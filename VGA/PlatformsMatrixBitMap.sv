==> flow/design.v <==
package kong_pkg;
	typedef enum logic[3:0] {
					KONG_STAND,
					KONG_WALK_LEFT,
					KONG_WALK_RIGHT,
					KONG_JUMP_LEFT,   
					KONG_JUMP_RIGHT,
					KONG_CLIMB_LEFT,
					KONG_CLIMB_RIGHT} kong_icon;
	typedef enum logic[3:0] {
					KONG_IS_STANDING,
					KONG_IS_CLIMBING,
					KONG_IS_JUMPING,
					KONG_IS_JUMPING_IN_PLATFORM,
					KONG_IS_JUMPING_FROM_ROPE} kong_state;
	typedef enum {	KONG_LOOK_RIGHT, KONG_LOOK_LEFT } kong_direction;
	typedef logic signed [10:0] location;
	parameter E_LEFT   = 2'd3;
	parameter E_TOP    = 2'd2;
	parameter E_RIGHT  = 2'd1;
	parameter E_BOTTOM = 2'd0;
	parameter location SCREEN_WIDTH = 11'd640;
	parameter location SCREEN_HIGHT = 11'd480;
	parameter location KONG_WIDTH = 11'd64;  
	parameter location KONG_HIGHT = 11'd48;
	parameter location ROPE_WIDTH = 11'd8 ;
	parameter DURATION = 512;
endpackage
module	PlatformsMatrixBitMap	(
					input	logic	clk,
					input	logic	resetN,
					input logic	[10:0] offsetX, 
					input logic	[10:0] offsetY,
					input	logic	InsideRectangle,  
					input logic level,
					input logic frame,
					output	logic	drawingRequest,  
					output	logic	[7:0] RGBout   
 ) ;
localparam logic [7:0] TRANSPARENT_ENCODING = 8'hFF ; 
logic [0:1][0:1][0:14] [0:19]  MazeBiMapMask={
{{
20'b	00000000000000000000,  
20'b	00000000000000000000,
20'b	00000000000000000000,
20'b	00000000000000000000,
20'b	00000000000000000000,
20'b	00000000000000000000,
20'b	00000000000000000000,
20'b	00000000000000000000,
20'b	00000001111111111000,
20'b	00000000000000000000,
20'b	00000000000000000000,
20'b	00000000000000000000,
20'b	00000000000000000000,
20'b	00000000000000000000,
20'b	11111111111110011111
},
{
20'b	00000000000000000000,  
20'b	00000000000000000000,
20'b	00000000000000000000,
20'b	00000000000000000000,
20'b	00000000000000000000,
20'b	00000000000000000000,
20'b	00000000000000000000,
20'b	00000000000000000000,
20'b	00011111111110000000,
20'b	00000000000000000000,
20'b	00000000000000000000,
20'b	00000000000000000000,
20'b	00000000000000000000,
20'b	00000000000000000000,
20'b	11111111111110011111
}
},{
{
20'b	00000000000000000000,  
20'b	00000000000000000000,
20'b	00000000000000000000,
20'b	00000000000000000000,
20'b	00000000000000000000,
20'b	00000000000000000000,
20'b	00000000000000000000,
20'b	00000000111111111111,
20'b	00000000000000000000,
20'b	00000000000000000000,
20'b	00000000000000000000,
20'b	00000000000000000000,
20'b	00000000000000000000,
20'b	00000000000000000000,
20'b	11111111111110011111
},
{
20'b	00000000000000000000,  
20'b	00000000000000000000,
20'b	00000000000000000000,
20'b	00000000111111111111,
20'b	00000000000000000000,
20'b	00000000000000000000,
20'b	00000000000000000000,
20'b	00000000000000000000,
20'b	00000000000000000000,
20'b	00000000000000000000,
20'b	00000000000000000000,
20'b	00000000000000000000,
20'b	00000000000000000000,
20'b	00000000000000000000,
20'b	11111111111110011111
}
}};
 logic [0:31] [0:31] [7:0]  object_colors  = {
	{8'h98,8'h98,8'h98,8'h98,8'h98,8'h98,8'h98,8'h98,8'h98,8'h98,8'h98,8'h98,8'h98,8'h98,8'h98,8'h98,8'h98,8'h98,8'h98,8'h98,8'h98,8'h98,8'h98,8'h98,8'h98,8'h98,8'h98,8'h98,8'h98,8'h98,8'h98,8'h98},
	{8'h98,8'h98,8'h98,8'h98,8'h98,8'h98,8'h98,8'h98,8'h98,8'h98,8'h98,8'h98,8'h98,8'h98,8'h98,8'h98,8'h98,8'h98,8'h98,8'h98,8'h98,8'h98,8'h98,8'h98,8'h98,8'h98,8'h98,8'h98,8'h98,8'h98,8'h98,8'h98},
	{8'h98,8'h98,8'h98,8'h98,8'h98,8'h98,8'h98,8'h98,8'h98,8'h98,8'h98,8'h98,8'h98,8'h98,8'h98,8'h98,8'h98,8'h98,8'h98,8'h98,8'h98,8'h98,8'h98,8'h98,8'h98,8'h98,8'h98,8'h98,8'h98,8'h98,8'h98,8'h98},
	{8'h98,8'h98,8'h98,8'h98,8'h98,8'h98,8'h98,8'h98,8'h98,8'h98,8'h98,8'h98,8'h98,8'h98,8'h98,8'h98,8'h98,8'h98,8'h98,8'h98,8'h98,8'h98,8'h98,8'h98,8'h98,8'h98,8'h98,8'h98,8'h98,8'h98,8'h98,8'h98},
	{8'h98,8'h98,8'h98,8'h98,8'h98,8'h98,8'h98,8'h98,8'h98,8'h98,8'h98,8'h98,8'h98,8'h98,8'h98,8'h98,8'h98,8'h98,8'h98,8'h98,8'h98,8'h98,8'h98,8'h98,8'h98,8'h98,8'h98,8'h98,8'h98,8'h98,8'h98,8'h98},
	{8'h98,8'h98,8'h98,8'h98,8'h98,8'h98,8'h98,8'h98,8'h98,8'h98,8'h98,8'h98,8'h98,8'h98,8'h98,8'h98,8'h98,8'h98,8'h98,8'h98,8'h98,8'h98,8'h98,8'h98,8'h98,8'h98,8'h98,8'h98,8'h98,8'h98,8'h98,8'h98},
	{8'h98,8'h98,8'h98,8'h98,8'h98,8'h98,8'h98,8'h98,8'h98,8'h98,8'h98,8'h98,8'h98,8'h98,8'h98,8'h98,8'h98,8'h98,8'h98,8'h98,8'h98,8'h98,8'h98,8'h98,8'h98,8'h98,8'h98,8'h98,8'h98,8'h98,8'h98,8'h98},
	{8'h98,8'h98,8'h98,8'h98,8'h98,8'h98,8'h98,8'h90,8'h90,8'h98,8'h98,8'h98,8'h98,8'h98,8'h98,8'h98,8'h98,8'h98,8'h98,8'h98,8'h98,8'h98,8'h98,8'h90,8'h90,8'h90,8'h98,8'h98,8'h98,8'h98,8'h98,8'h98},
	{8'h98,8'h98,8'h98,8'h98,8'h98,8'h98,8'h90,8'hd1,8'hd1,8'h91,8'h90,8'h98,8'h98,8'h98,8'h98,8'h98,8'h98,8'h98,8'h98,8'h98,8'h98,8'h98,8'h98,8'h91,8'hd1,8'h91,8'h90,8'h98,8'h98,8'h98,8'h98,8'h98},
	{8'h98,8'h98,8'h98,8'h98,8'h98,8'h90,8'h91,8'hd1,8'hd1,8'hd1,8'h91,8'h90,8'h98,8'h98,8'h98,8'h98,8'h98,8'h98,8'h98,8'h98,8'h98,8'h90,8'h90,8'hd1,8'hd1,8'hd1,8'h91,8'h90,8'h98,8'h98,8'h98,8'h98},
	{8'h98,8'h98,8'h98,8'h98,8'h90,8'h91,8'hd1,8'hd1,8'hd1,8'hd1,8'hd1,8'h91,8'h90,8'h98,8'h98,8'h98,8'h98,8'h98,8'h98,8'h98,8'h90,8'h91,8'h91,8'hd1,8'hd1,8'hd1,8'hd1,8'h91,8'h91,8'h90,8'h98,8'h98},
	{8'h98,8'h98,8'h90,8'h90,8'h91,8'hd1,8'hd1,8'hd1,8'hd1,8'hd1,8'hd1,8'hd1,8'h91,8'h90,8'h90,8'h98,8'h98,8'h98,8'h98,8'h90,8'h91,8'hd1,8'hd1,8'hd1,8'hd1,8'hd1,8'hd1,8'hd1,8'hd1,8'h91,8'h90,8'h98},
	{8'h98,8'h90,8'h91,8'hd1,8'hd1,8'hd1,8'hd1,8'hd1,8'hd1,8'hd1,8'hd1,8'hd1,8'hd1,8'hd1,8'h91,8'h90,8'h98,8'h90,8'h90,8'h91,8'hd1,8'hd1,8'hd1,8'hd1,8'hd1,8'hd1,8'hd1,8'hd1,8'hd1,8'hd1,8'h91,8'h90},
	{8'h91,8'h91,8'hd1,8'hd1,8'hd1,8'hd1,8'hd1,8'hd1,8'hd1,8'hd1,8'hd1,8'hd1,8'hd1,8'hd1,8'hd1,8'h91,8'h91,8'h91,8'hd1,8'hd1,8'hd1,8'hd1,8'hd1,8'hd1,8'hd1,8'hd1,8'hd1,8'hd1,8'hd1,8'hd1,8'hd1,8'hd1},
	{8'hd1,8'hd1,8'hd1,8'hd1,8'hd1,8'hd1,8'hd1,8'hd1,8'hd1,8'hd1,8'hd1,8'hd1,8'hd1,8'hd1,8'hd1,8'hd1,8'hd1,8'hd1,8'hd1,8'hd1,8'hd1,8'hd1,8'hd1,8'hd1,8'hd1,8'hd1,8'hd1,8'hd1,8'hd1,8'hd1,8'hd1,8'hd1},
	{8'hd1,8'hd1,8'hd1,8'hd1,8'hd1,8'hd1,8'hd1,8'hd1,8'hd1,8'hd1,8'hd1,8'hd1,8'hd1,8'hd1,8'hd1,8'hd1,8'hd1,8'hd1,8'hd1,8'hd1,8'hd1,8'hd1,8'hd1,8'hd1,8'hd1,8'hd1,8'hd1,8'hd1,8'hd1,8'hd1,8'hd1,8'hd1},
	{8'hd1,8'hd1,8'hd1,8'hd1,8'hd1,8'hd1,8'hd1,8'hd1,8'hd1,8'hd1,8'hd1,8'hd1,8'hd1,8'hd1,8'hd1,8'hd1,8'hd1,8'hd1,8'hd1,8'hd1,8'hd1,8'hd1,8'hd1,8'hd1,8'hd1,8'hd1,8'hd1,8'hd1,8'hd1,8'hd1,8'hd1,8'hd1},
	{8'hd1,8'hd1,8'hd1,8'hd1,8'hd1,8'hd1,8'hd1,8'hd1,8'hd1,8'hd1,8'hd1,8'hd1,8'hd1,8'hd1,8'hd1,8'hd1,8'hd1,8'hd1,8'hd1,8'hd1,8'hd1,8'hd1,8'hd1,8'hd1,8'hd1,8'hd1,8'hd1,8'hd1,8'hd1,8'hd1,8'hd1,8'hd1},
	{8'hd1,8'hd1,8'hd1,8'hd1,8'hd1,8'hd1,8'hd1,8'hd1,8'hd1,8'hd1,8'hd1,8'hd1,8'hd1,8'hd1,8'hd1,8'hd1,8'hd1,8'hd1,8'hd1,8'hd1,8'hd1,8'hd1,8'hd1,8'hd1,8'hd1,8'hd1,8'hd1,8'hd1,8'hd1,8'hd1,8'hd1,8'hd1},
	{8'hd1,8'hd1,8'hd1,8'hd1,8'hd1,8'hd1,8'hd1,8'hd1,8'hd1,8'hd1,8'hd1,8'hd1,8'hd1,8'hd1,8'hd1,8'hd1,8'hd1,8'hd1,8'hd1,8'hd1,8'hd1,8'hd1,8'hd1,8'hd1,8'hd1,8'hd1,8'hd1,8'hd1,8'hd1,8'hd1,8'hd1,8'hd1},
	{8'hd1,8'hd1,8'hd1,8'hd1,8'hd1,8'hd1,8'hd1,8'hd1,8'hd1,8'hd1,8'hd1,8'hd1,8'hd1,8'hd1,8'hd1,8'hd1,8'hd1,8'hd1,8'hd1,8'hd1,8'hd1,8'hd1,8'hd1,8'hd1,8'hd1,8'hd1,8'hd1,8'hd1,8'hd1,8'hd1,8'hd1,8'hd1},
	{8'hd1,8'hd1,8'hd1,8'hd1,8'hd1,8'hd1,8'hd1,8'hd1,8'hd1,8'hd1,8'hd1,8'hd1,8'hd1,8'hd1,8'hd1,8'hd1,8'hd1,8'hd1,8'hd1,8'hd1,8'hd1,8'hd1,8'hd1,8'hd1,8'hd1,8'hd1,8'hd1,8'hd1,8'hd1,8'hd1,8'hd1,8'hd1},
	{8'hd1,8'hd1,8'hd1,8'hd1,8'hd1,8'hd1,8'hd1,8'hd1,8'hd1,8'hd1,8'hd1,8'hd1,8'hd1,8'hd1,8'hd1,8'hd1,8'hd1,8'hd1,8'hd1,8'hd1,8'hd1,8'hd1,8'hd1,8'hd1,8'hd1,8'hd1,8'hd1,8'hd1,8'hd1,8'hd1,8'hd1,8'hd1},
	{8'hd1,8'hd1,8'hd1,8'hd1,8'hd1,8'hd1,8'hd1,8'hd1,8'hd1,8'hd1,8'hd1,8'hd1,8'hd1,8'hd1,8'hd1,8'hd1,8'hd1,8'hd1,8'hd1,8'hd1,8'hd1,8'hd1,8'hd1,8'hd1,8'hd1,8'hd1,8'hd1,8'hd1,8'hd1,8'hd1,8'hd1,8'hd1},
	{8'hd1,8'hd1,8'hd1,8'hd1,8'hd1,8'hd1,8'hd1,8'hd1,8'hd1,8'hd1,8'hd1,8'hd1,8'hd1,8'hd1,8'hd1,8'hd1,8'hd1,8'hd1,8'hd1,8'hd1,8'hd1,8'hd1,8'hd1,8'hd1,8'hd1,8'hd1,8'hd1,8'hd1,8'hd1,8'hd1,8'hd1,8'hd1},
	{8'hd1,8'hd1,8'hd1,8'hd1,8'hd1,8'hd1,8'hd1,8'hd1,8'hd1,8'hd1,8'hd1,8'hd1,8'hd1,8'hd1,8'hd1,8'hd1,8'hd1,8'hd1,8'hd1,8'hd1,8'hd1,8'hd1,8'hd1,8'hd1,8'hd1,8'hd1,8'hd1,8'hd1,8'hd1,8'hd1,8'hd1,8'hd1},
	{8'hd1,8'hd1,8'hd1,8'hd1,8'hd1,8'hd1,8'hd1,8'hd1,8'hd1,8'hd1,8'hd1,8'hd1,8'hd1,8'hd1,8'hd1,8'hd1,8'hd1,8'hd1,8'hd1,8'hd1,8'hd1,8'hd1,8'hd1,8'hd1,8'hd1,8'hd1,8'hd1,8'hd1,8'hd1,8'hd1,8'hd1,8'hd1},
	{8'hd1,8'hd1,8'hd1,8'hd1,8'hd1,8'hd1,8'hd1,8'hd1,8'hd1,8'hd1,8'hd1,8'hd1,8'hd1,8'hd1,8'hd1,8'hd1,8'hd1,8'hd1,8'hd1,8'hd1,8'hd1,8'hd1,8'hd1,8'hd1,8'hd1,8'hd1,8'hd1,8'hd1,8'hd1,8'hd1,8'hd1,8'hd1},
	{8'hd1,8'hd1,8'hd1,8'hd1,8'hd1,8'hd1,8'hd1,8'hd1,8'hd1,8'hd1,8'hd1,8'hd1,8'hd1,8'hd1,8'hd1,8'hd1,8'hd1,8'hd1,8'hd1,8'hd1,8'hd1,8'hd1,8'hd1,8'hd1,8'hd1,8'hd1,8'hd1,8'hd1,8'hd1,8'hd1,8'hd1,8'hd1},
	{8'hd1,8'hd1,8'hd1,8'hd1,8'hd1,8'hd1,8'hd1,8'hd1,8'hd1,8'hd1,8'hd1,8'hd1,8'hd1,8'hd1,8'hd1,8'hd1,8'hd1,8'hd1,8'hd1,8'hd1,8'hd1,8'hd1,8'hd1,8'hd1,8'hd1,8'hd1,8'hd1,8'hd1,8'hd1,8'hd1,8'hd1,8'hd1},
	{8'hd1,8'hd1,8'hd1,8'hd1,8'hd1,8'hd1,8'hd1,8'hd1,8'hd1,8'hd1,8'hd1,8'hd1,8'hd1,8'hd1,8'hd1,8'hd1,8'hd1,8'hd1,8'hd1,8'hd1,8'hd1,8'hd1,8'hd1,8'hd1,8'hd1,8'hd1,8'hd1,8'hd1,8'hd1,8'hd1,8'hd1,8'hd1},
	{8'hd1,8'hd1,8'hd1,8'hd1,8'hd1,8'hd1,8'hd1,8'hd1,8'hd1,8'hd1,8'hd1,8'hd1,8'hd1,8'hd1,8'hd1,8'hd1,8'hd1,8'hd1,8'hd1,8'hd1,8'hd1,8'hd1,8'hd1,8'hd1,8'hd1,8'hd1,8'hd1,8'hd1,8'hd1,8'hd1,8'hd1,8'hd1}};
always_ff@(posedge clk or negedge resetN)
begin
	if(!resetN) begin
		RGBout <=	8'h00;
	end
	else begin
		RGBout <= TRANSPARENT_ENCODING ;  
		if ((InsideRectangle == 1'b1 )		& 	 
		   (MazeBiMapMask[level][frame][offsetY[9:5] ][offsetX[9:5]] == 1'b1 ))  
						RGBout <= object_colors[offsetY[4:0]][offsetX[4:0]] ;
		end
end
assign drawingRequest = (RGBout != TRANSPARENT_ENCODING ) ? 1'b1 : 1'b0 ;  
endmodule
# Step by step through the tools: PlatformsMatrixBitMap
# What the tools print for PlatformsMatrixBitMap, step after step.
# Lines are those of the file above, counted from 1.
# Cell names lack the library's common part.
# The mark n/a stands for no value.
# inputs
design	PlatformsMatrixBitMap
clock	clk
cell_library	sky130hd
pvt_corner	tt_025C_1v80

# After elaboration
# Yosys after proc, flatten, opt, wreduce and memory -nomap, before mapping. Enables and synchronous resets that opt folds into registers are not counted as muxes. Memory bits, and registers merged into a memory's read port (data or address), are not among the register bits. Print and check cells are not counted. Equal cells are merged and count once.
# classes
shift	2
multipliers	3
n_mux	2
eq_ne	1
n_addsub	10
bitwise	1
# ops
cell	count
variable part select 8192 x 15 -> 8 bit with constant A	1
variable part select 1200 x 32 -> 1 bit with constant A	1
multiplier 32 x 7 -> 29 bit with constant B	1
multiplier 32 x 7 -> 30 bit with constant B	1
multiplier 32 x 3 -> 30 bit with constant B	1
adder 32 bit	3
subtractor 5 x 5 -> 6 bit with constant A	3
adder 14 x 9 -> 15 bit	1
!= test 8 bit with constant B	1
2-to-1 mux 8 bit	1
subtractor 4 x 5 -> 6 bit with constant A	1
subtractor 1 x 1 -> 2 bit with constant A	2
AND 1 bit	1
2-to-1 mux 1 bit	1
# bits
elab_cells	20
register_bits	8
inputBits	27
output_inout_bits	9

# Depth
# Yosys ltp: most cells in a row. Word level: on the elaborated netlist, between registers, memories and ports. Mapped: between sequential cells and ports; inverters and the memories' decode and read muxes count.
# logic_depth
depth_word	8
abc_area	0
mapped_depth	19
ltp_nobuf	19

# Mapped cells and area
# The flow's flattened synthesis, as Yosys stat reports it; memories are mapped. The netlist is that of the ABC_AREA named above (0 if unset); the other value can give another one.
# types
cell_type	count	type_area_um2
ha_1	27	337.824
fa_1	11	220.211
dfrtp_1	5	125.12
inv_1	28	105.101
xnor2_1	10	87.584
a21oi_1	15	75.072
o21ai_0	13	65.062
nor2_1	17	63.811
nand3_1	12	60.058
nand4_1	7	43.792
xor2_1	5	43.792
a211oi_2	3	37.536
a21o_1	5	37.536
nor3_1	7	35.034
nand2_1	8	30.029
o21a_1	4	30.029
a31o_2	3	26.275
nand2b_1	4	25.024
# Other cell types: 39; their cells: 63.
# synth_totals
buffers	12
ff_cells	5
sequential_area_um2	125.1
mapped_area_um2	1923.1
stdcells	247

# Timing after synthesis
# OpenSTA on the mapped netlist: ideal clock, no wires. The path of least setup slack (recovery checks aside). Input and output delay are each 20% of the period. Register names are those of the netlist, which keeps one name where synthesis merged equal registers.
# synth_timing
path_kind	input to register
startpoint	input offsetY[5]
endpoint	register RGBout[0]
t_required_ns	4.779
delay_ns	3.783
arrival_time_ns	4.626
path_slack_ns	0.153
launch_ns	0.984
input_delay_ns	0.984
setup_time_ns	0.141
tclk_ns	4.92
path_buffers	0
path_stages	17
synth_period_reached_ns	4.767
# "delay_ns" = arrival - input delay + setup time.
# "path_stages": output pins that drive a net of the path, with the launching flip-flop's if there is one; two outputs of one cell count as two.
# "synth_period_reached_ns" = period - worst setup slack (recovery checks aside). The figure is calculated, with input and output delays left at 20% of the set period.
# Between the ends stands the longest chain of elaborated cells between them, by number of cells; it is not shown to be the way that was timed. Of several equally long chains one is given.
# A line is the first line of the expression or statement that the cell stems from. Yosys adds cells for indexed reads and writes and turns some case tables into memories.
# At most two assigning lines are given for a register; there are more.
# synth_between
path_cell_list	ha_1 > nand3_1 > xnor2_1 > ha_1 > fa_1 > a21o_1 > a21oi_1 > xnor2_1 > ha_1 > fa_1 > ha_1 > o21ai_0 > nor2b_1 > o21a_1 > nor2_1 > xnor2_1 > nand4_1
elab_chain_cells	7
cone_cells	7
cone_lines	2
cone_classes	add/sub (3); mul (1); shift (1); mux (1); logic (1)
# synth_lines
item	line_no	rtl
start: declaration	33	input logic [10:0] offsetY,
subtractor 4 x 5 -> 6 bit	153	(MazeBiMapMask[level][frame][offsetY[9:5] ][offsetX[9:5]] == 1'b1 ))
multiplier 32 x 3 -> 30 bit	153
adder 32 bit x2	153
variable part select 1200 x 32 -> 1 bit	153
AND 1 bit	152	if ((InsideRectangle == 1'b1 ) &
2-to-1 mux 8 bit	152
end: assignment	151	RGBout <= TRANSPARENT_ENCODING ;
end: assignment	154	RGBout <= object_colors[offsetY[4:0]][offsetX[4:0]] ;
end: declaration	38	output logic [7:0] RGBout

# Path in the finished layout
# Path of least setup slack in the final report of record 1 (OpenROAD, finished layout, wires in). Where an end is a register, its clock arrival counts in the times.
# layout_timing
path_kind	input to register
startpoint	input offsetY[6]
endpoint	register RGBout[6]
path_buffers	2
t_required_ns	3.58
tclk_ns	3.49
path_stages	19
path_slack_ns	-0.82
input_delay_ns	0.70
arrival_time_ns	4.40
setup_time_ns	0.14
launch_ns	0.70
# Between the ends stands the longest chain of elaborated cells between them, by number of cells; it is not shown to be the way that was timed. Of several equally long chains one is given.
# At most two assigning lines are given for a register; there are more.
# layout_between
path_cell_list	buf_8 > ha_4 > inv_2 > ha_4 > ha_4 > fa_2 > a21o_1 > a21oi_4 > xnor2_2 > ha_2 > fa_1 > ha_4 > o21ai_4 > buf_4 > nor2b_4 > o21a_1 > nor2_2 > xnor2_2 > nand4_1
elab_chain_cells	7
cone_cells	7
cone_lines	2
cone_classes	add/sub (3); mul (1); shift (1); mux (1); logic (1)
# layout_lines
item	line_no	rtl
start: declaration	33	input logic [10:0] offsetY,
subtractor 4 x 5 -> 6 bit	153	(MazeBiMapMask[level][frame][offsetY[9:5] ][offsetX[9:5]] == 1'b1 ))
multiplier 32 x 3 -> 30 bit	153
adder 32 bit x2	153
variable part select 1200 x 32 -> 1 bit	153
AND 1 bit	152	if ((InsideRectangle == 1'b1 ) &
2-to-1 mux 8 bit	152
end: assignment	151	RGBout <= TRANSPARENT_ENCODING ;
end: assignment	154	RGBout <= object_colors[offsetY[4:0]][offsetX[4:0]] ;
end: declaration	38	output logic [7:0] RGBout

Lab notebook: PlatformsMatrixBitMap

2 stored runs of PlatformsMatrixBitMap in the flow (synthesis by Yosys, layout by OpenROAD, sky130hd cells), in arbitrary order. Constraints: input delay and output delay 20% of the set period each, output load 0.01 pF.
"period_less_ws_ns": clock period set for the run, less the worst setup slack. It is reckoned from that one timing run; input and output delays stay at 20% of the period that was set.
By "worst_path_time_ns" is meant the share of the clock period that the worst setup path is allowed (20% is reserved at inputs, 20% at outputs), minus its slack. Clock arrival times at its registers enter into it.
"design_power_uw" rests on the timing tool's default activity at the inputs, not on a simulated workload.

Record 1, flow files:
==> flow/run.sh <==
#!/bin/bash
# the make line also repeats the synthesis and layout settings of config.mk as NAME=value (left out here)
make -C /OpenROAD-flow-scripts/flow DESIGN_CONFIG=/design/flow/config.mk WORK_HOME=/design/flow/orfs CLKGATE_MAP_FILE= finish
==> flow/config.mk <==
export PLATFORM = sky130hd
export DESIGN_NAME = PlatformsMatrixBitMap
export DESIGN_NICKNAME = PlatformsMatrixBitMap
export VERILOG_FILES = /design/flow/design.v
export SDC_FILE = /design/flow/constraint.sdc
export NUM_CORES = 4
export LEC_CHECK = 0
export CAP_MARGIN = 20
export CELL_PAD_IN_SITES_GLOBAL_PLACEMENT = 0
export CORE_ASPECT_RATIO = 0.68
export CORE_MARGIN = 2
export CORE_UTILIZATION = 20
export CTS_CLUSTER_DIAMETER = 149
export GPL_ROUTABILITY_DRIVEN = 0
export GPL_TIMING_DRIVEN = 1
export MIN_ROUTING_LAYER = met1
export SLEW_MARGIN = 20
export TNS_END_PERCENT = 15
==> flow/constraint.sdc <==
create_clock -name core_clock -period 3.49 [get_ports {clk}]
set_input_delay 0.6980 -clock core_clock [delete_from_list [all_inputs] [get_ports {clk}]]
set_output_delay 0.6980 -clock core_clock [all_outputs]
set_load 0.01 [all_outputs]

==> results of record 1, as CSV <==
result,value
ws_setup_ns,-0.825
util_pct,34.1
worst_path_time_ns,3.62
worstPathKind,"input to register"
setupTns_ns,-3.272
period_less_ws_ns,4.315
post_synth_area_um2,1923.1
design_power_uw,2254
die_footprint_um2,10430.6
final_stdcell_area_um2,3184.3

Record 2, flow files:
==> flow/run.sh <==
#!/bin/bash
# the make line also repeats the synthesis and layout settings of config.mk as NAME=value (left out here)
make -C /OpenROAD-flow-scripts/flow DESIGN_CONFIG=/design/flow/config.mk WORK_HOME=/design/flow/orfs CLKGATE_MAP_FILE= finish
==> flow/config.mk <==
export PLATFORM = sky130hd
export DESIGN_NAME = PlatformsMatrixBitMap
export DESIGN_NICKNAME = PlatformsMatrixBitMap
export VERILOG_FILES = /design/flow/design.v
export SDC_FILE = /design/flow/constraint.sdc
export NUM_CORES = 4
export LEC_CHECK = 0
export CAP_MARGIN = 20
export CELL_PAD_IN_SITES_GLOBAL_PLACEMENT = 3
export CORE_ASPECT_RATIO = 0.7
export CORE_MARGIN = 2
export CORE_UTILIZATION = 50
export CTS_CLUSTER_SIZE = 63
export PLACE_DENSITY_LB_ADDON = 0.22
export SLEW_MARGIN = 20
==> flow/constraint.sdc <==
create_clock -name core_clock -period 5.08 [get_ports {clk}]
set_input_delay 1.0160 -clock core_clock [delete_from_list [all_inputs] [get_ports {clk}]]
set_output_delay 1.0160 -clock core_clock [all_outputs]
set_load 0.01 [all_outputs]

Record 2: no results, placement failed with FLW-0024
